==> flow/design.v <==
module adder(sum, a, b, clk, reset);
input wire clk, reset;
input  wire [7:0] a;
input  wire [7:0] b;
output reg [7:0] sum;
always @(posedge clk)
    if (reset == 1)
        sum <= 0;
    else
        sum <= a+b;
endmodule
# ---- Step by step through the tools: adder
# What the tools print for adder, step after step.
# Lines are those of the file above, counted from 1.
# Library cell names are shortened.
# The mark - stands for no value.
dict set report inputs {
  design {adder}
  clk_port {clk}
  library {sky130hd}
  pvt_corner {tt_025C_1v80}
}

# ---- After elaboration
# Source: Yosys, flattened and elaborated, memories not mapped. Widths are those after wreduce; folded enables and synchronous resets count as part of the registers. Registers that Yosys merges into a memory's read port (data or address) are not register bits. Print and check cells do not count. Equal cells are merged and count once.
dict set report word_totals {
  mem_bits_rw 0
  clocked_rd_ports_x_width 0
  output_inout_bits 8
  ff_bits 8
  mem_bits_ro 0
  mem_count 0
  latchBits 0
  inputBits 18
}
dict set report op_classes {
  equal 0
  bitwise 0
  n_reduce_logical 0
  shift 0
  div_mod_pow 0
  n_cmp 0
  mux 0
  n_addsub 1
  multipliers 0
}
# operator count
set ops {}
lappend ops {{8-bit adder} 1}

# ---- Logic depth
# Longest topological path by Yosys (ltp), each cell counted once; first at word level (registers and memories cut), then after technology mapping (sequential cells cut; the memories' decode and read muxes count).
dict set report logic_depth {
  word_depth 1
  abc_area 0
  depth_mapped 7
}

# ---- Synthesis result
# The flow's flattened synthesis, as Yosys stat reports it; memories are mapped. The netlist is that of the ABC_AREA named above (0 if unset); the other value can give another one.
dict set report synth_totals {
  area_um2 533.0
  buffers 1
  mapped_cells 58
  seqArea_um2 160.2
  flip_flops 8
}
# cell count
set by_type {}
lappend by_type {dfxtp_1 8}
lappend by_type {ha_1 7}
lappend by_type {nor3_1 6}
lappend by_type {fa_1 1}
lappend by_type {nor2b_1 3}
lappend by_type {o31a_1 2}
lappend by_type {or3b_2 2}
lappend by_type {a21o_1 2}
lappend by_type {a21oi_1 3}
lappend by_type {o21a_1 2}
lappend by_type {a211oi_2 1}
lappend by_type {o211ai_2 1}
lappend by_type {inv_1 3}
lappend by_type {nor2_1 3}
lappend by_type {o211a_1 1}
lappend by_type {o21ai_0 2}
lappend by_type {o21ai_1 2}
lappend by_type {xnor2_1 1}
# Other cell types: 8; their cells: 8.

# ---- Path before layout
# OpenSTA on the mapped netlist: ideal clock, no wires. The path of least setup slack (recovery checks aside). Input and output delay are each 20% of the period. Register names are those of the netlist, which keeps one name where synthesis merged equal registers.
dict set report synth_path {
  path_kind {input to register}
  from {input port a[1]}
  to {register sum[5]}
  setup_ns 0.073
  path_stages 5
  input_delay_ns 0.312
  t_first_pin_ns 0.312
  slack_ns 0.001
  arrival_time_ns 1.486
  tclk_ns 1.56
  path_delay_ns 1.247
  period_less_setup_slack_ns 1.559
}
# "path_delay_ns" is the arrival time less input delay plus setup time.
# "path_stages": output pins that drive a net of the path, with the launching flip-flop's if there is one; two outputs of one cell count as two.
# "period_less_setup_slack_ns" = period - worst setup slack (recovery checks aside). The figure is calculated, with input and output delays left at 20% of the set period.
# The rows between start and end are the longest chain of elaborated cells between them; the timing report does not say that the signal goes this way. Where chains are equally long, one stands for them.
# A line is the first line of the expression or statement that the cell stems from. Yosys adds cells for indexed reads and writes and turns some case tables into memories.
dict set report synth_via {
  cell_sequence {ha_1 > a211oi_2 > nor2_1 > or4_1 > o211ai_2}
  elab_chain_len 1
  cells_between 1
  cone_classes {1 x add/sub}
}
# item line_no
set synth_rtl {}
lappend synth_rtl {{start, declared} 3} ;# input  wire [7:0] a;
lappend synth_rtl {{8-bit adder} 10} ;# sum <= a+b;
lappend synth_rtl {{end, assigned} 8} ;# sum <= 0;
lappend synth_rtl {{end, assigned} 10}
lappend synth_rtl {{end, declared} 5} ;# output reg [7:0] sum;

# ---- Timing after layout
# Path of least setup slack in the final report of entry A (OpenROAD, finished layout, wires in). Where an end is a register, its clock arrival counts in the times.
dict set report layout_path {
  path_kind {input to register}
  from {input port a[0]}
  to {register sum[6]}
  path_stages 8
  tclk_ns 2.95
  input_delay_ns 0.59
  slack_ns 0.82
  t_first_pin_ns 0.59
  setup_ns 0.12
  arrival_time_ns 2.26
}
# The rows between start and end are the longest chain of elaborated cells between them; the timing report does not say that the signal goes this way. Where chains are equally long, one stands for them.
dict set report layout_via {
  cell_sequence {clkdlybuf4s50_1 > ha_1 > inv_1 > fa_1 > nor2b_1 > o31a_1 > o21ai_1 > nor3b_1}
  elab_chain_len 1
  cells_between 1
  cone_classes {1 x add/sub}
}
# item line_no
set layout_rtl {}
lappend layout_rtl {{start, declared} 3} ;# input  wire [7:0] a;
lappend layout_rtl {{8-bit adder} 10} ;# sum <= a+b;
lappend layout_rtl {{end, assigned} 8} ;# sum <= 0;
lappend layout_rtl {{end, assigned} 10}
lappend layout_rtl {{end, declared} 5} ;# output reg [7:0] sum;

; Record of 2 stored runs of the RTL-to-layout flow on adder, platform sky130hd. The runs are unordered. Constraints: input delay and output delay 20% of the set period each, output load 0.01 pF.
; "design_power_uw": no workload was simulated; the value follows from the tool's default switching activity.

[entry A: settings]
period_ns = 2.95
CORE_UTILIZATION = 42
SETUP_SLACK_MARGIN = 0.07
CORE_MARGIN = 6
TNS_END_PERCENT = 40
GPL_TIMING_DRIVEN = 1
CTS_CLUSTER_SIZE = 16
CAP_MARGIN = 25
SLEW_MARGIN = 15
MAX_ROUTING_LAYER = met5
[entry A: results]
yosys_chip_area_um2 = 533.0
die_area_um2 = 2268.1
final_cell_area_um2 = 818.3
layout_utilization_pct = 71.7
fin_ws_ns = 0.816
fin_tns_ns = 0.000
timing.hold.ws_ns = 1.042
design_power_uw = 330.1

[entry B: settings]
period_ns = 1.88
CORE_UTILIZATION = 71
PLACE_DENSITY = 0.44
HOLD_SLACK_MARGIN = -0.08
CELL_PAD_IN_SITES_DETAIL_PLACEMENT = 1
GPL_TIMING_DRIVEN = 0
GPL_ROUTABILITY_DRIVEN = 1
CAP_MARGIN = 30
CORE_MARGIN = 2
SLEW_MARGIN = 20
[entry B: results]
outcome = no results, floorplanning failed with PDN-0185
